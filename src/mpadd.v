==> flow/design.v <==
`timescale 1ns/10ps
module mpadd32_shift (CLK, RST_N, s_out, a_in, b_in, write, start, ready);
	input CLK, RST_N;
	input [255:0] a_in, b_in;
	input write, start;
	output [256:0] s_out;
	output ready;
	reg [256:0] sum;
	reg [255:0] a, b;
	reg ready;
	reg [2:0] counter;
	reg carry;
	reg [31:0] a0;
	reg [31:0] a1;
	reg [31:0] a2;
	reg [31:0] a3;
	reg [31:0] a4;
	reg [31:0] a5;
	reg [31:0] a6;
	reg [31:0] a7;
	reg [31:0] b0;
	reg [31:0] b1;
	reg [31:0] b2;
	reg [31:0] b3;
	reg [31:0] b4;
	reg [31:0] b5;
	reg [31:0] b6;
	reg [31:0] b7;
	reg [31:0] s0;
	reg [31:0] s1;
	reg [31:0] s2;
	reg [31:0] s3;
	reg [31:0] s4;
	reg [31:0] s5;
	reg [31:0] s6;
	reg [32:0] s7;
	assign s_out = {s7, s6, s5, s4, s3, s2, s1, s0};
	always @(posedge CLK) begin
		if (~RST_N) begin
			ready <= 1'b0;
		end
		else begin
			if (start) begin
				{carry, s0} <= a0 + b0;
				counter <= counter + 3'b001;
				{a0,a1,a2,a3,a4,a5,a6,a7} <= {a1,a2,a3,a4,a5,a6,a7,32'b0};
				{b0,b1,b2,b3,b4,b5,b6,b7} <= {b1,b2,b3,b4,b5,b6,b7,32'b0};
			end
			else if (counter == 3'b001) begin
				{carry, s1} <= a0 + b0 + carry;
				counter <= counter + 3'b001;
				{a0,a1,a2,a3,a4,a5,a6,a7} <= {a1,a2,a3,a4,a5,a6,a7,32'b0};
				{b0,b1,b2,b3,b4,b5,b6,b7} <= {b1,b2,b3,b4,b5,b6,b7,32'b0};
			end 
			else if (counter == 3'b010) begin
				{carry, s2} <= a0 + b0 + carry;
				counter <= counter + 3'b001;
				{a0,a1,a2,a3,a4,a5,a6,a7} <= {a1,a2,a3,a4,a5,a6,a7,32'b0};
				{b0,b1,b2,b3,b4,b5,b6,b7} <= {b1,b2,b3,b4,b5,b6,b7,32'b0};
			end 
			else if (counter == 3'b011) begin
				{carry, s3} <= a0 + b0 + carry;
				counter <= counter + 3'b001;
				{a0,a1,a2,a3,a4,a5,a6,a7} <= {a1,a2,a3,a4,a5,a6,a7,32'b0};
				{b0,b1,b2,b3,b4,b5,b6,b7} <= {b1,b2,b3,b4,b5,b6,b7,32'b0};
			end 
			else if (counter == 3'b100) begin
				{carry, s4} <= a0 + b0 + carry;
				counter <= counter + 3'b001;
				{a0,a1,a2,a3,a4,a5,a6,a7} <= {a1,a2,a3,a4,a5,a6,a7,32'b0};
				{b0,b1,b2,b3,b4,b5,b6,b7} <= {b1,b2,b3,b4,b5,b6,b7,32'b0};
			end 
			else if (counter == 3'b101) begin
				{carry, s5} <= a0 + b0 + carry;
				counter <= counter + 3'b001;
				{a0,a1,a2,a3,a4,a5,a6,a7} <= {a1,a2,a3,a4,a5,a6,a7,32'b0};
				{b0,b1,b2,b3,b4,b5,b6,b7} <= {b1,b2,b3,b4,b5,b6,b7,32'b0};
			end 
			else if (counter == 3'b110) begin
				{carry, s6} <= a0 + b0 + carry;
				counter <= counter + 3'b001;
				{a0,a1,a2,a3,a4,a5,a6,a7} <= {a1,a2,a3,a4,a5,a6,a7,32'b0};
				{b0,b1,b2,b3,b4,b5,b6,b7} <= {b1,b2,b3,b4,b5,b6,b7,32'b0};
			end 
			else if (counter == 3'b111) begin
				s7 <= a0 + b0 + carry;
				{a0,a1,a2,a3,a4,a5,a6,a7} <= {a1,a2,a3,a4,a5,a6,a7,32'b0};
				{b0,b1,b2,b3,b4,b5,b6,b7} <= {b1,b2,b3,b4,b5,b6,b7,32'b0};
				counter <= 3'b000;
				ready <= 1'b1;
			end
			else begin
				if (write) begin
					a0 <= a_in[31:0];
	 				a1 <= a_in[63:32];
					a2 <= a_in[95:64];
					a3 <= a_in[127:96];
					a4 <= a_in[159:128];
					a5 <= a_in[191:160];
					a6 <= a_in[223:192];
					a7 <= a_in[255:224];
					b0 <= b_in[31:0];
	 				b1 <= b_in[63:32];
					b2 <= b_in[95:64];
					b3 <= b_in[127:96];
					b4 <= b_in[159:128];
					b5 <= b_in[191:160];
					b6 <= b_in[223:192];
					b7 <= b_in[255:224];
					counter <= 3'b000;
					carry <= 1'b0;
				end
				ready <= 1'b0;
			end
		end
	end
endmodule
# Tool chain data of mpadd32_shift
# What the tools print for mpadd32_shift, step after step.
# Line numbers count from 1 in the design file above.
# Operators carry their Yosys type and port widths (W data, S select, Z words).
# Cell names lack the library's common part.
# The mark - stands for no value.
# setup
top	mpadd32_shift
clk_port	CLK
lib	sky130hd
corner	tt_025C_1v80

# Elaborated design
# Counts by Yosys on the flattened word-level netlist (proc, flatten, opt, wreduce; memories kept). Register bits leave out memories and registers merged into their read ports (data or address). Print and check cells are left out. Cells with the same type and inputs are merged into one.
# op_classes
n_addsub	3
n_eq	8
muxes	147
n_logic	7
n_reduce_logical	14
# ops
op	n
$mux W32	128
$add A32 B32 Y33	1
$add A33 B1 Y33	1
$mux W3	9
$reduce_and A7 Y1	2
$eq A3 B3 Y1 const B	4
$mux W1	10
$reduce_and A9 Y1	1
$reduce_bool A9 Y1	1
$ne A8 B8 Y1 const B	1
$reduce_and A8 Y1	1
$reduce_bool A8 Y1	1
$reduce_or A8 Y1	1
$not A1 Y1	7
$eq A3 B2 Y1 const B	2
$reduce_and A3 Y1	2
$reduce_and A6 Y1	1
$reduce_and A5 Y1	1
$reduce_and A2 Y1	2
$reduce_and A4 Y1	1
$add A3 B1 Y3 const B	1
$eq A3 B1 Y1 const B	1
# word_totals
regBits	774
inputBits	516
output_inout_bits	258
word_cells	206

# Longest topological paths
# Depth = most cells in a row (Yosys ltp): at word level without a register or memory, in the mapped netlist without a sequential cell, where the memories' decode and read muxes count.
# depth
ltp_word	9
ABC_AREA	0
ltp_mapped	14
ltp_nobuf	14

# After synthesis
# Yosys stat after the flow's synthesis: flattened, memories mapped to cells. It holds for the ABC_AREA given above (unset counts as 0); a run with the other value may have another netlist.
# The area totals of this step are shown rounded.
# types
cell	n	area_total_um2
edfxtp_1	773	2.32E+04
nand2_1	1387	5.21E+03
ha_1	40	500.48
and2_1	71	444.176
clkbuf_1	114	427.91
xnor2_1	33	289.027
a21oi_1	38	190.182
xor2_1	18	157.651
nor2_1	38	142.637
o211ai_1	12	90.086
nand3_1	16	80.077
o21ai_0	16	80.077
inv_1	20	75.072
nand4_1	10	62.56
a21o_1	7	52.55
a211oi_1	6	45.043
nor3_1	9	45.043
o21ai_1	9	45.043
# Not listed: further types 54, cells in them 93.
# mapped
cells	2710
area_mm2	0.032
seqArea_mm2	0.0232
ffs	774
buf_cells	117

# Path before layout
# Path of least setup slack by OpenSTA after synthesis, without wires, with an ideal clock, recovery checks aside; 20% of the period is set as input and as output delay. Where synthesis merged equal registers, the netlist keeps one of their names.
# synth_timing
path_kind	input -> register
startpoint	input start
endpoint	register a0[0]
period_ns	19.3
input_delay_ns	3.860
setup_ns	0.928
t_first_pin_ns	3.860
arrival_time_ns	15.835
required_ns	18.372
slack_ns	2.537
path_delay_ns	12.903
driving_pins	4
n_path_buf	2
period_less_setup_slack_ns	16.763
# "path_delay_ns" is the arrival time less input delay plus setup time.
# "driving_pins" counts driving pins, that of a launching flip-flop among them; a cell with two outputs on the path counts twice.
# "period_less_setup_slack_ns" is the clock period less the worst setup slack; recovery checks do not enter. This is arithmetic on one report: input and output delays are still those of the set period (20% each).
# Between the ends stands the longest chain of elaborated cells between them, by number of cells; it is not shown to be the way that was timed. Of several equally long chains one is given.
# Each line given opens the expression or statement behind the cell; cells for indexed reads and writes are added by Yosys, which also makes memories of some case tables.
# The path ends at the enable pin of a flip-flop; only ways to that pin are counted.
# synth_between
path_cell_list	or3_1 clkbuf_1 clkbuf_1 o21a_1
elab_chain_len	2
cells_between	2
lines_between	0
cone_classes	reduce/logical: 2
# synth_lines
item	line	source
from (decl)	5	input write, start;
$reduce_bool A9 Y1	-
$reduce_and A2 Y1	-
to (assign)	94	a0 <= a_in[31:0];
to (decl)	13	reg [31:0] a0;

# Timing after layout
# Path of least setup slack in the final report of run 2 (OpenROAD, finished layout, wires in). Where an end is a register, its clock arrival counts in the times.
# layout_timing
path_kind	input -> register
startpoint	input start
endpoint	register a6[16]
period_ns	12.3
input_delay_ns	2.46
setup_ns	0.13
t_first_pin_ns	2.46
arrival_time_ns	6.12
required_ns	12.78
slack_ns	6.66
driving_pins	7
n_path_buf	4
# Between the ends stands the longest chain of elaborated cells between them, by number of cells; it is not shown to be the way that was timed. Of several equally long chains one is given.
# Ways into the end's enable are left out, as the timed path ends at the data pin.
# layout_between
path_cell_list	clkdlybuf4s50_1 nor3_2 buf_12 buf_4 buf_4 nand2_1 nand2_1
elab_chain_len	1
cells_between	1
lines_between	1
cone_classes	mux: 1
# layout_lines
item	line	source
from (decl)	5	input write, start;
$mux W32	43	if (start) begin
to (assign)	100	a6 <= a_in[223:192];
to (decl)	19	reg [31:0] a6;

Memo
Re: implementation data of mpadd32_shift

Measured results for mpadd32_shift: 2 stored runs of the Yosys and OpenROAD flow on sky130hd. The settings differ; the order carries no meaning. The constraints put input and output delay at 20% of the set period each and load the outputs with 0.01 pF.
The measured numbers are rounded.

Run 1, flow files:
==> flow/run.sh <==
#!/bin/bash
# the make line also repeats the synthesis and layout settings of config.mk as NAME=value (left out here)
make -C /OpenROAD-flow-scripts/flow DESIGN_CONFIG=/design/flow/config.mk WORK_HOME=/design/flow/orfs CLKGATE_MAP_FILE= finish
==> flow/config.mk <==
export PLATFORM = sky130hd
export DESIGN_NAME = mpadd32_shift
export DESIGN_NICKNAME = mpadd32_shift
export VERILOG_FILES = /design/flow/design.v
export SDC_FILE = /design/flow/constraint.sdc
export NUM_CORES = 4
export LEC_CHECK = 0
export CAP_MARGIN = 35
export CELL_PAD_IN_SITES_DETAIL_PLACEMENT = 2
export CORE_MARGIN = 2
export CORE_UTILIZATION = 70
export CTS_CLUSTER_SIZE = 44
export GPL_TIMING_DRIVEN = 0
export SLEW_MARGIN = 25
export TNS_END_PERCENT = 20
==> flow/constraint.sdc <==
create_clock -name core_clock -period 16.7 [get_ports {CLK}]
set_input_delay 3.3400 -clock core_clock [delete_from_list [all_inputs] [get_ports {CLK}]]
set_output_delay 3.3400 -clock core_clock [all_outputs]
set_load 0.01 [all_outputs]

Run 1: stopped before the end: placement reported a tool error

Run 2, flow files:
==> flow/run.sh <==
#!/bin/bash
# the make line also repeats the synthesis and layout settings of config.mk as NAME=value (left out here)
make -C /OpenROAD-flow-scripts/flow DESIGN_CONFIG=/design/flow/config.mk WORK_HOME=/design/flow/orfs CLKGATE_MAP_FILE= finish
==> flow/config.mk <==
export PLATFORM = sky130hd
export DESIGN_NAME = mpadd32_shift
export DESIGN_NICKNAME = mpadd32_shift
export VERILOG_FILES = /design/flow/design.v
export SDC_FILE = /design/flow/constraint.sdc
export NUM_CORES = 4
export LEC_CHECK = 0
export CAP_MARGIN = 20
export CORE_MARGIN = 2
export CORE_UTILIZATION = 40
export SLEW_MARGIN = 20
==> flow/constraint.sdc <==
create_clock -name core_clock -period 12.3 [get_ports {CLK}]
set_input_delay 2.4600 -clock core_clock [delete_from_list [all_inputs] [get_ports {CLK}]]
set_output_delay 2.4600 -clock core_clock [all_outputs]
set_load 0.01 [all_outputs]

==> results of run 2, as CSV <==
result,value
timing.hold.ws_ns,0.506
yosys_chip_area_mm2,0.032
design_die_area_mm2,0.0824
ws_setup_ns,6.66
final_cell_area_mm2,0.0434
layout_utilization_pct,54.9
final_setup_tns_ns,0.000
