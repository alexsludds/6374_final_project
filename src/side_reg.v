==> flow/design.v <==
`timescale 1ns/10ps
module side_reg 
    # (parameter PRECISION = 8,
       parameter SIZE = 32)  
    (
        CLK,
        ready,
        ack,
        inp,
        oup,
        image_to_shift,
        shift_direction,
        command_to_execute);
	input CLK;
    output reg ready = 0;
    input ack;
    input [1:0] shift_direction;
    input [2:0] command_to_execute;
    reg [PRECISION-1:0] reg_array [0:SIZE-1];
    integer si;
    initial begin
        for(si = 0; si < SIZE; si = si + 1) begin 
            reg_array[si] = 0;
        end
    end
    input [PRECISION-1:0] inp;
    output reg [PRECISION-1:0] oup = 0;
    input image_to_shift;  
    integer i;
	always @(posedge CLK) begin
        if (ack) begin 
            ready <= 0;
        end
        else begin
            if (command_to_execute == 3'b000) begin  
                ready = 1;
            end
            else if (command_to_execute == 3'b001 && shift_direction == 2'b00 && image_to_shift == 0) begin  
                for(i=0; i < SIZE-2; i = i+1) begin 
                    reg_array[i+1][PRECISION-1:0] <= reg_array[i][PRECISION-1:0];
                end
                reg_array[0][PRECISION-1:0] <= inp;
                ready = 1;
            end
            else if (command_to_execute == 3'b001 && shift_direction == 2'b01 && image_to_shift == 0) begin  
                oup = reg_array[0][PRECISION-1:0];
                for(i=0; i < SIZE-1; i = i+1) begin 
                    reg_array[i][PRECISION-1:0] <= reg_array[i+1][PRECISION-1:0];
                end
                ready = 1;
            end
            else if (command_to_execute == 3'b001 && shift_direction == 2'b10 && image_to_shift == 0) begin  
                ready = 1;
            end
            else if (command_to_execute == 3'b001 && shift_direction == 2'b11 && image_to_shift == 0) begin  
                ready = 1;
            end
            else if (command_to_execute == 3'b010 && shift_direction == 2'b00 && image_to_shift == 0) begin  
                oup = reg_array[0][PRECISION-1:0];
                for(i=0; i < SIZE-1; i = i+1) begin 
                    reg_array[i][PRECISION-1:0] <= reg_array[i+1][PRECISION-1:0];
                end
                ready = 1;
            end
            else if (command_to_execute == 3'b010 && shift_direction == 2'b01 && image_to_shift == 0) begin  
                for(i=0; i < SIZE-2; i = i+1) begin 
                    reg_array[i+1][PRECISION-1:0] <= reg_array[i][PRECISION-1:0];
                end
                reg_array[0][PRECISION-1:0] <= inp;
                ready = 1;
            end
            else if (command_to_execute == 3'b010 && shift_direction == 2'b10 && image_to_shift == 0) begin  
                ready = 1;
            end
            else if (command_to_execute == 3'b010 && shift_direction == 2'b11 && image_to_shift == 0) begin  
                ready = 1;
            end
            else if (command_to_execute == 3'b011 && shift_direction == 2'b00 && image_to_shift == 0) begin  
                ready = 1;
            end
            else if (command_to_execute == 3'b011 && shift_direction == 2'b01 && image_to_shift == 0) begin  
                ready = 1;
            end
            else if (command_to_execute == 3'b011 && shift_direction == 2'b10 && image_to_shift == 0) begin  
                for(i=0; i < SIZE-2; i = i+1) begin 
                    reg_array[i+1][PRECISION-1:0] <= reg_array[i][PRECISION-1:0];
                end
                reg_array[0][PRECISION-1:0] <= inp;
                ready = 1;
            end
            else if (command_to_execute == 3'b011 && shift_direction == 2'b11 && image_to_shift == 0) begin  
                oup = reg_array[0][PRECISION-1:0];
                for(i=0; i < SIZE-1; i = i+1) begin 
                    reg_array[i][PRECISION-1:0] <= reg_array[i+1][PRECISION-1:0];
                end
                ready = 1;
            end
            else if (command_to_execute == 3'b100 && shift_direction == 2'b00 && image_to_shift == 0) begin  
                ready = 1;
            end
            else if (command_to_execute == 3'b100 && shift_direction == 2'b01 && image_to_shift == 0) begin  
                ready = 1;
            end
            else if (command_to_execute == 3'b100 && shift_direction == 2'b10 && image_to_shift == 0) begin  
                oup = reg_array[0][PRECISION-1:0];
                for(i=0; i < SIZE-1; i = i+1) begin 
                    reg_array[i][PRECISION-1:0] <= reg_array[i+1][PRECISION-1:0];
                end
                ready = 1;
            end
            else if (command_to_execute == 3'b100 && shift_direction == 2'b11 && image_to_shift == 0) begin  
                for(i=0; i < SIZE-2; i = i+1) begin 
                    reg_array[i+1][PRECISION-1:0] <= reg_array[i][PRECISION-1:0];
                end
                reg_array[0][PRECISION-1:0] <= inp;
                ready = 1;
            end
            else if (command_to_execute == 3'b101) begin  
                for(i=0; i < SIZE; i = i+1) begin 
                    reg_array[i] <= 0;
                end
                ready = 1;
            end
            else if (command_to_execute == 3'b110) begin  
                ready = 1;
            end
            else if (command_to_execute == 3'b111) begin  
                for(i=0; i < SIZE; i = i+1) begin 
                    reg_array[i] <= 0;
                end
                ready = 1'b1;
            end
        end 
    end 
endmodule
* Step by step through the tools: side_reg
The steps from the RTL of side_reg to its reports follow in flow order. Line numbers count from 1 in the design file above. Operators: Yosys type, input widths -> output width; for muxes data width and select width s. Library cell names are shortened. The mark - stands for no value.
Design: design top side_reg, clock CLK, standard-cell library sky130hd, timing corner tt_025C_1v80

* After elaboration
Counts by Yosys on the flattened word-level netlist (proc, flatten, opt, wreduce). Print and check cells are left out. Cells with the same type and inputs are merged into one.
Bit counts: register bits 265, bits of input ports 16, output and inout bits 9, elaborated cells 657
Operators by class: equal/unequal tests 30, mux-type cells 533, bitwise gates (word level) 19, reductions and logical operators 41
Operator list (count):
- $mux 8 | 513
- $logic_and 1x1->1 | 32
- $ne 3x3->1 const B | 8
- $reduce_and 20->1 | 1
- $reduce_bool 20->1 | 1
- $ne 5x5->1 const B | 4
- $mux 1 | 20
- $not 1->1 | 19
- $reduce_and 14->1 | 1
- $ne 7x7->1 const B | 2
- $reduce_and 12->1 | 1
- $eq 3x3->1 const B | 4
- $ne 10x10->1 const B | 1
- $reduce_bool 10->1 | 1
- $ne 4x4->1 const B | 2
- $ne 2x2->1 const B | 3
- $eq 3x2->1 const B | 2
- $eq 2x2->1 const B | 2
- $reduce_bool 4->1 | 1
- $eq 3x1->1 const B | 1
- $logic_not 3->1 | 1
- $eq 2x1->1 const B | 1
- $logic_not 2->1 | 1
- $reduce_bool 2->1 | 1

* Logic depth
Depth = most cells in a row (Yosys ltp): at word level without a register or memory, in the mapped netlist without a sequential cell, where the memories' decode and read muxes count.
Depth: word-level depth 21, ABC_AREA 0, depth in mapped cells 7, gate-level depth less buffers 4

* After synthesis
Source: synth_stat.txt of the flow (Yosys; design flattened, memories mapped). It holds for the ABC_AREA given above (unset counts as 0); a run with the other value may have another netlist. The area totals of this step are shown rounded.
Synthesis totals: standard cells after synthesis 589, chip area (Yosys) 10360 µm², area of sequential cells 7707 µm², flip-flop cells 257, buffers 56
Cells by type:
- edfxtp_1 | count 256, area in all 7.69E+03 µm²
- a22o_1 | count 241, area in all 2.11E+03 µm²
- buf_2 | count 35, area in all 175.168 µm²
- buf_4 | count 10, area in all 75.072 µm²
- and2_1 | count 9, area in all 56.304 µm²
- clkbuf_1 | count 9, area in all 33.782 µm²
- o41ai_4 | count 1, area in all 27.526 µm²
- nor2b_1 | count 4, area in all 25.024 µm²
- dfxtp_1 | count 1, area in all 20.019 µm²
- mux2i_1 | count 2, area in all 20.019 µm²
- mux2_2 | count 1, area in all 11.261 µm²
- a21oi_1 | count 2, area in all 10.01 µm²
- and4b_1 | count 1, area in all 10.01 µm²
- nor3_1 | count 2, area in all 10.01 µm²
- nor4bb_1 | count 1, area in all 10.01 µm²
- a211o_1 | count 1, area in all 8.758 µm²
- a31o_2 | count 1, area in all 8.758 µm²
- nor4b_1 | count 1, area in all 8.758 µm²
Not listed: further types 9, cells in them 11.

* Timing after synthesis
Path of least setup slack by OpenSTA after synthesis, without wires, with an ideal clock, recovery checks aside; 20% of the period is set as input and as output delay. Where synthesis merged equal registers, the netlist keeps one of their names.
Timing after synthesis: kind input -> register, from input port command_to_execute[0], to register reg_array[0][0], clock period 19800 ps, input delay 3960 ps, library setup time 942 ps, launch time at the first pin 3960 ps, arrival time 16555 ps, data required time 18858 ps, path slack 2303 ps, path delay 13537 ps, stages 5, buffers on the path 1, synthesis period reached 17497 ps
"path delay" is the arrival time less input delay plus setup time. "stages": output pins that drive a net of the path, with the launching flip-flop's if there is one; two outputs of one cell count as two. "synthesis period reached" = period - worst setup slack (recovery checks aside). The figure is calculated, with input and output delays left at 20% of the set period. Between the ends stands the longest chain of elaborated cells between them, by number of cells; it is not shown to be the way that was timed. Of several equally long chains one is given. Each line given opens the expression or statement behind the cell; cells for indexed reads and writes are added by Yosys, which also makes memories of some case tables. A register here has more assigning lines than the two given. The path ends at the enable pin of a flip-flop; only ways to that pin are counted.
Between the ends, after synthesis: cells stage by stage buf_2 nor2b_1 nor3_1 a211o_1 a21oi_1, cells in the longest elaborated chain 5, elaborated cells between the ends (all ways) 52, classes of those cells eq/ne: 16; logic: 1; reduce/logical: 35
RTL lines, path after synthesis:
- start, declared | RTL line 18 | input [2:0] command_to_execute;
- $eq 3x1->1 | RTL line 38 | else if (command_to_execute == 3'b001 && shift_direction == 2'b00 && image_to_shift == 0) begin
- $logic_and 1x1->1 x2 | RTL line 38
- $ne 10x10->1
- $reduce_and 12->1
- end, assigned | RTL line 42 | reg_array[0][PRECISION-1:0] <= inp;
- end, assigned | RTL line 48 | reg_array[i][PRECISION-1:0] <= reg_array[i+1][PRECISION-1:0];
- end, declared | RTL line 19 | reg [PRECISION-1:0] reg_array [0:SIZE-1];

* Path in the finished layout
Path of least setup slack in the final report of run 2 (OpenROAD, finished layout, wires in). Where an end is a register, its clock arrival counts in the times. The path's times are printed in steps of 10 ps; the period is the one set.
Timing after layout: kind input -> register, from input port command_to_execute[2], to register reg_array[6][2], clock period 13200 ps, input delay 2640 ps, library setup time 130 ps, launch time at the first pin 2640 ps, arrival time 5740 ps, data required time 13590 ps, path slack 7860 ps, stages 7, buffers on the path 3
Between the ends stands the longest chain of elaborated cells between them, by number of cells; it is not shown to be the way that was timed. Of several equally long chains one is given. A register here has more assigning lines than the two given. The path ends at the data pin of a flip-flop with enable; ways to the enable are not counted.
Between the ends, after layout: cells stage by stage clkdlybuf4s50_1 nor4b_1 o21ai_1 o41ai_4 buf_6 buf_6 a22o_1, cells in the longest elaborated chain 20, elaborated cells between the ends (all ways) 58, classes of those cells eq/ne: 7; mux: 19; reduce/logical: 32
RTL lines, path after layout:
- start, declared | RTL line 18 | input [2:0] command_to_execute;
- $eq 3x3->1 | RTL line 127 | else if (command_to_execute == 3'b111) begin
- $mux 8 | RTL line 127
- $mux 8 | RTL line 124 | else if (command_to_execute == 3'b110) begin
- $mux 8 | RTL line 118 | else if (command_to_execute == 3'b101) begin
- $mux 8 | RTL line 111 | else if (command_to_execute == 3'b100 && shift_direction == 2'b11 && image_to_shift == 0) begin
- $mux 8 | RTL line 104 | else if (command_to_execute == 3'b100 && shift_direction == 2'b10 && image_to_shift == 0) begin
- $mux 8 | RTL line 101 | else if (command_to_execute == 3'b100 && shift_direction == 2'b01 && image_to_shift == 0) begin
- [6 not listed]
- $mux 8 | RTL line 72 | else if (command_to_execute == 3'b010 && shift_direction == 2'b10 && image_to_shift == 0) begin
- $mux 8 | RTL line 65 | else if (command_to_execute == 3'b010 && shift_direction == 2'b01 && image_to_shift == 0) begin
- $mux 8 | RTL line 58 | else if (command_to_execute == 3'b010 && shift_direction == 2'b00 && image_to_shift == 0) begin
- $mux 8 | RTL line 55 | else if (command_to_execute == 3'b001 && shift_direction == 2'b11 && image_to_shift == 0) begin
- $mux 8 | RTL line 52 | else if (command_to_execute == 3'b001 && shift_direction == 2'b10 && image_to_shift == 0) begin
- $mux 8 | RTL line 45 | else if (command_to_execute == 3'b001 && shift_direction == 2'b01 && image_to_shift == 0) begin
- $mux 8 | RTL line 38 | else if (command_to_execute == 3'b001 && shift_direction == 2'b00 && image_to_shift == 0) begin
- end, assigned | RTL line 40 | reg_array[i+1][PRECISION-1:0] <= reg_array[i][PRECISION-1:0];
- end, assigned | RTL line 48 | reg_array[i][PRECISION-1:0] <= reg_array[i+1][PRECISION-1:0];
- end, declared | RTL line 19 | reg [PRECISION-1:0] reg_array [0:SIZE-1];

FLOW RESULTS
============

2 stored runs of side_reg in the flow (synthesis by Yosys, layout by OpenROAD, sky130hd cells), in arbitrary order. Constraints: input delay and output delay 20% of the set period each, output load 0.01 pF.
"clock period reached" is the run's clock period less its worst setup slack. It is reckoned from that one timing run; input and output delays stay at 20% of the period that was set.
By "time on the worst setup path" is meant the share of the clock period that the worst setup path is allowed (20% is reserved at inputs, 20% at outputs), minus its slack. Clock arrival times at its registers enter into it.
By "total power of the final layout" is meant OpenSTA's value without simulated activity: inputs other than the clock are taken to toggle once in ten clock periods, and the tool carries that through the logic.
"time on the worst setup path" is given in steps of 10 ps.
Values from the reports are rounded here.

* Run 1 | settings: period_ns 22.2; CORE_UTILIZATION 55; SETUP_SLACK_MARGIN 0.47; PLACE_DENSITY_LB_ADDON 0.21; CORE_ASPECT_RATIO 0.67; CELL_PAD_IN_SITES_GLOBAL_PLACEMENT 0; CELL_PAD_IN_SITES_DETAIL_PLACEMENT 2; ABC_AREA 1; GPL_TIMING_DRIVEN 1; GPL_ROUTABILITY_DRIVEN 0; CTS_CLUSTER_SIZE 47; CTS_CLUSTER_DIAMETER 288; SLEW_MARGIN 5; MIN_ROUTING_LAYER met1; MAX_ROUTING_LAYER met5; CAP_MARGIN 20; CORE_MARGIN 2 | did not finish, placement stopped with DPL-0033
* Run 2 | settings: period_ns 13.2; CORE_UTILIZATION 33; SETUP_SLACK_MARGIN -0.81; PLACE_DENSITY 0.85; HOLD_SLACK_MARGIN 0.19; CORE_ASPECT_RATIO 0.8; CELL_PAD_IN_SITES_GLOBAL_PLACEMENT 3; CELL_PAD_IN_SITES_DETAIL_PLACEMENT 1; CTS_CLUSTER_SIZE 61; CAP_MARGIN 0; SLEW_MARGIN 20; MAX_ROUTING_LAYER met4; CORE_MARGIN 2 | results: area inside the die boundary 32850 µm²; total power of the final layout 1683 µW; chip area in the Yosys report 10360 µm²; total negative slack on setup checks 0 ps; time on the worst setup path 2700 ps; worst setup path kind input -> register; post-route worst hold slack 461 ps; standard-cell area after routing 11660 µm²; clock period reached 5344 ps; post-route utilization 37.4 %; worst setup slack after layout 7856 ps
