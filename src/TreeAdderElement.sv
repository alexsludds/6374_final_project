==> flow/design.v <==
`timescale 1ns/10ps
module TreeAdderElement
    #(
        parameter ADDER_DATASIZE = 16,
        parameter CMD_WIDTH = 4
    )
    (
    clk, cmdinput,
    pixAA_top_mult_in, pixAB_top_mult_in, pixBA_top_mult_in, pixBB_top_mult_in,
    pixAA_top_shadowA_in, pixAB_top_shadowA_in, pixBA_top_shadowA_in, pixBB_top_shadowA_in,
    pixAA_top_shadowB_in, pixAB_top_shadowB_in, pixBA_top_shadowB_in, pixBB_top_shadowB_in,
    pixAA_sum_in, pixAB_sum_in, pixBA_sum_in, pixBB_sum_in,
    pixAA_out, pixAB_out, pixBA_out, pixBB_out,
    sumout
    );
    parameter cmdWidth=CMD_WIDTH;
    parameter pixBitwidth=ADDER_DATASIZE;
    parameter sumoutWidth=ADDER_DATASIZE;
    parameter CMD_TOPLOAD_SHADOW_A=9;  
    parameter CMD_TOPLOAD_SHADOW_B=10;  
    parameter CMD_SUMDECIMATE=11;  
    parameter CMD_TOPLOAD_MULTIPLIER = 12;  
    input clk;
    input [(cmdWidth-1):0] cmdinput;
    input [(pixBitwidth-1):0] pixAA_top_mult_in;  
    input [(pixBitwidth-1):0] pixAB_top_mult_in;
    input [(pixBitwidth-1):0] pixBA_top_mult_in;  
    input [(pixBitwidth-1):0] pixBB_top_mult_in;
    input [(pixBitwidth-1):0] pixAA_top_shadowA_in;  
    input [(pixBitwidth-1):0] pixAB_top_shadowA_in;
    input [(pixBitwidth-1):0] pixBA_top_shadowA_in;  
    input [(pixBitwidth-1):0] pixBB_top_shadowA_in;
    input [(pixBitwidth-1):0] pixAA_top_shadowB_in;  
    input [(pixBitwidth-1):0] pixAB_top_shadowB_in;
    input [(pixBitwidth-1):0] pixBA_top_shadowB_in;  
    input [(pixBitwidth-1):0] pixBB_top_shadowB_in;
    input [(pixBitwidth-1):0] pixAA_sum_in;  
    input [(pixBitwidth-1):0] pixAB_sum_in;
    input [(pixBitwidth-1):0] pixBA_sum_in;  
    input [(pixBitwidth-1):0] pixBB_sum_in;
    output [(pixBitwidth-1):0] pixAA_out;
    output [(pixBitwidth-1):0] pixAB_out;
    output [(pixBitwidth-1):0] pixBA_out;
    output [(pixBitwidth-1):0] pixBB_out;
    output [(sumoutWidth-1):0] sumout;  
    reg [(pixBitwidth-1):0] pixAA;
    reg [(pixBitwidth-1):0] pixAB;
    reg [(pixBitwidth-1):0] pixBA;
    reg [(pixBitwidth-1):0] pixBB;
    wire [(pixBitwidth-1):0] pixAA_in;
    wire [(pixBitwidth-1):0] pixAB_in;
    wire [(pixBitwidth-1):0] pixBA_in;
    wire [(pixBitwidth-1):0] pixBB_in;
    assign pixAA_out = pixAA;
    assign pixAB_out = pixAB;
    assign pixBA_out = pixBA;
    assign pixBB_out = pixBB;
    assign sumout = pixAA + pixAB + pixBA + pixBB;
    assign pixAA_in = (cmdinput==CMD_SUMDECIMATE)? pixAA_sum_in : 
                      (cmdinput==CMD_TOPLOAD_SHADOW_A)? pixAA_top_shadowA_in :
                      (cmdinput==CMD_TOPLOAD_SHADOW_B)? pixAA_top_shadowB_in :
                      (cmdinput==CMD_TOPLOAD_MULTIPLIER)? pixAA_top_mult_in : pixAA;
    assign pixAB_in = (cmdinput==CMD_SUMDECIMATE)? pixAB_sum_in : 
                      (cmdinput==CMD_TOPLOAD_SHADOW_A)? pixAB_top_shadowA_in :
                      (cmdinput==CMD_TOPLOAD_SHADOW_B)? pixAB_top_shadowB_in :
                      (cmdinput==CMD_TOPLOAD_MULTIPLIER)? pixAB_top_mult_in : pixAB;
    assign pixBA_in = (cmdinput==CMD_SUMDECIMATE)? pixBA_sum_in : 
                      (cmdinput==CMD_TOPLOAD_SHADOW_A)? pixBA_top_shadowA_in :
                      (cmdinput==CMD_TOPLOAD_SHADOW_B)? pixBA_top_shadowB_in :
                      (cmdinput==CMD_TOPLOAD_MULTIPLIER)? pixBA_top_mult_in : pixBA;
    assign pixBB_in = (cmdinput==CMD_SUMDECIMATE)? pixBB_sum_in : 
                      (cmdinput==CMD_TOPLOAD_SHADOW_A)? pixBB_top_shadowA_in :
                      (cmdinput==CMD_TOPLOAD_SHADOW_B)? pixBB_top_shadowB_in :
                      (cmdinput==CMD_TOPLOAD_MULTIPLIER)? pixBB_top_mult_in : pixBB;
    always @ (posedge clk) begin
        pixAA <= pixAA_in;
        pixAB <= pixAB_in;
        pixBA <= pixBA_in;
        pixBB <= pixBB_in;
    end
endmodule
### From RTL to reports: TreeAdderElement

The steps from the RTL of TreeAdderElement to its reports follow in flow order.
Line numbers count from 1 in the design file above.
Library cell names are shortened.
Not given: n/a

* design top: TreeAdderElement
* clock port: clk
* standard-cell library: sky130hd
* library corner: tt_025C_1v80

### Word-level counts

Yosys after proc, flatten, opt, wreduce and memory -nomap, before mapping. Memory bits, and registers merged into a memory's read port (data or address), are not among the register bits. Print and check cells are not counted. Equal cells are merged and count once.

* bits in registers: 64
* input port bits: 261
* cells after elaboration: 28

* add/subtract/negate cells: 3
* eq/ne operators: 4
* multiplexer cells: 16
* reduce/logical cells: 1

Operators by type and width (count)
* 16-bit 2-to-1 mux: 16
* 16-bit adder: 3
* 4-bit equality test (second input constant): 4
* 4-bit nonzero test: 1

### Longest topological paths

Yosys ltp: most cells in a row. Word level: on the elaborated netlist, between registers, memories and ports. Mapped: between sequential cells and ports; inverters and the memories' decode and read muxes count.

* word-level depth: 5
* ABC_AREA: 0
* depth in mapped cells: 11
* mapped depth without buffers: 11

### After synthesis

Yosys stat after the flow's synthesis: flattened, memories mapped to cells. It holds for the ABC_AREA given above (unset counts as 0); a run with the other value may have another netlist.
Totals and module areas in this step are rounded.

* standard cells after synthesis: 635
* cell area after synthesis: 5510 µm²
* area of sequential cells: 1920 µm²
* flip-flops: 64

Cells by type (count)
* edfxtp_1: 64
* fa_1: 30
* nand2_1: 135
* a211oi_1: 65
* a31oi_1: 66
* nor2b_1: 66
* inv_1: 85
* ha_1: 15
* xnor2_1: 11
* buf_2: 17
* clkbuf_1: 21
* a21oi_1: 14
* xor2_1: 6
* nand3_1: 5
* a21o_1: 3
* and3_4: 2
* o21ai_0: 4
* a211o_1: 2

Other cell types: 19; their cells: 24.

### Timing after synthesis

Path of least setup slack by OpenSTA after synthesis, without wires, with an ideal clock, recovery checks aside; 20% of the period is set as input and as output delay. Where synthesis merged equal registers, the netlist keeps one of their names.

* path type: register -> output
* from: reg pixAA[1]
* to: out sumout[15]
* clock period: 3760 ps
* output delay: 752 ps
* launch time at the first pin: 0 ps
* arrival: 3027 ps
* data required time: 3008 ps
* setup slack: -19 ps
* delay of the path: 3027 ps
* driving pins on the path: 12
* buffers on the path: 0
* period reached after synthesis: 3779 ps

"delay of the path" = arrival - input delay + setup time.
At an output port there is no setup time.
"driving pins on the path" counts driving pins, that of a launching flip-flop among them; a cell with two outputs on the path counts twice.
"period reached after synthesis" is the clock period less the worst setup slack; recovery checks do not enter. This is arithmetic on one report: input and output delays are still those of the set period (20% each).
Between the ends stands the longest chain of elaborated cells between them, by number of cells; it is not shown to be the way that was timed. Of several equally long chains one is given.
A line is the first line of the expression or statement that the cell stems from. Yosys adds cells for indexed reads and writes and turns some case tables into memories.

* cell sequence: edfxtp_1 -> inv_1 -> fa_1 -> inv_1 -> fa_1 -> ha_1 -> fa_1 -> a21o_1 -> a31o_1 -> o2111ai_2 -> a31oi_1 -> xnor2_1
* cells in the longest elaborated chain: 3

Ends and longest elaborated chain, after synthesis
* from (decl): line 46 `reg [(pixBitwidth-1):0] pixAA;`
* from (assign): line 76 `pixAA <= pixAA_in;`
* 16-bit adder x3: line 58 `assign sumout = pixAA + pixAB + pixBA + pixBB;`
* to (decl): line 45 `output [(sumoutWidth-1):0] sumout;`

### Worst path after layout

Path of least setup slack in the final report of run 1 (OpenROAD, finished layout, wires in). Where an end is a register, its clock arrival counts in the times.
The report prints the path's times to 10 ps; the period is as set.

* path type: register -> output
* from: reg pixAA[1]
* to: out sumout[7]
* clock period: 4970 ps
* output delay: 990 ps
* launch time at the first pin: 320 ps
* arrival: 3730 ps
* data required time: 3980 ps
* setup slack: 240 ps
* driving pins on the path: 13
* buffers on the path: 1

Between the ends stands the longest chain of elaborated cells between them, by number of cells; it is not shown to be the way that was timed. Of several equally long chains one is given.

* cell sequence: edfxtp_1 -> inv_1 -> fa_1 -> inv_1 -> fa_1 -> ha_1 -> fa_1 -> a21o_1 -> nand3_1 -> nand2_1 -> a21oi_1 -> xnor2_1 -> clkdlybuf4s50_1
* cells in the longest elaborated chain: 3

Ends and longest elaborated chain, post-layout
* from (decl): line 46 `reg [(pixBitwidth-1):0] pixAA;`
* from (assign): line 76 `pixAA <= pixAA_in;`
* 16-bit adder x3: line 58 `assign sumout = pixAA + pixAB + pixBA + pixBB;`
* to (decl): line 45 `output [(sumoutWidth-1):0] sumout;`

# Flow runs of TreeAdderElement

2 stored runs of TreeAdderElement in the flow (synthesis by Yosys, layout by OpenROAD, sky130hd cells), in arbitrary order. Constraints: input delay and output delay 20% of the set period each, output load 0.01 pF.
"clock period reached" = clock period - worst setup slack. The figure is calculated, with input and output delays left at 20% of the set period.
By "critical path time" is meant the share of the clock period that the worst setup path is allowed (20% is reserved at inputs, 20% at outputs), minus its slack. Clock arrival times at its registers enter into it.
"total power after layout": no workload was simulated; the value follows from the tool's default switching activity.
"critical path time" is known to 10 ps.
Results are given in rounded form.

### Run 1

Settings: `period_ns=4.97`, `CAP_MARGIN=20`, `CORE_MARGIN=2`, `CORE_UTILIZATION=40`, `SLEW_MARGIN=20`

- Critical path time: 3730 ps
- Class of the worst setup path: register -> output
- Worst hold slack in the final report: 1360 ps
- Utilization after layout: 69.6 %
- Post-route setup TNS: 0 ps
- Worst slack on setup checks: 243 ps
- Clock period reached: 4727 ps
- Area inside the die boundary: 14700 µm²
- Area of the synthesized netlist: 5510 µm²
- Total power after layout: 3150 µW

### Run 2

Settings: `period_ns=5.72`, `CORE_UTILIZATION=26`, `SETUP_SLACK_MARGIN=-0.25`, `PLACE_DENSITY_LB_ADDON=0.28`, `CORE_ASPECT_RATIO=0.89`, `CORE_MARGIN=7`, `CELL_PAD_IN_SITES_GLOBAL_PLACEMENT=0`, `SLEW_MARGIN=30`, `MIN_ROUTING_LAYER=met2`, `CAP_MARGIN=20`

- Critical path time: 4060 ps
- Class of the worst setup path: register -> output
- Worst hold slack in the final report: 1490 ps
- Utilization after layout: 45.5 %
- Post-route setup TNS: 0 ps
- Worst slack on setup checks: 517 ps
- Clock period reached: 5203 ps
- Area inside the die boundary: 25500 µm²
- Area of the synthesized netlist: 5510 µm²
- Total power after layout: 2890 µW
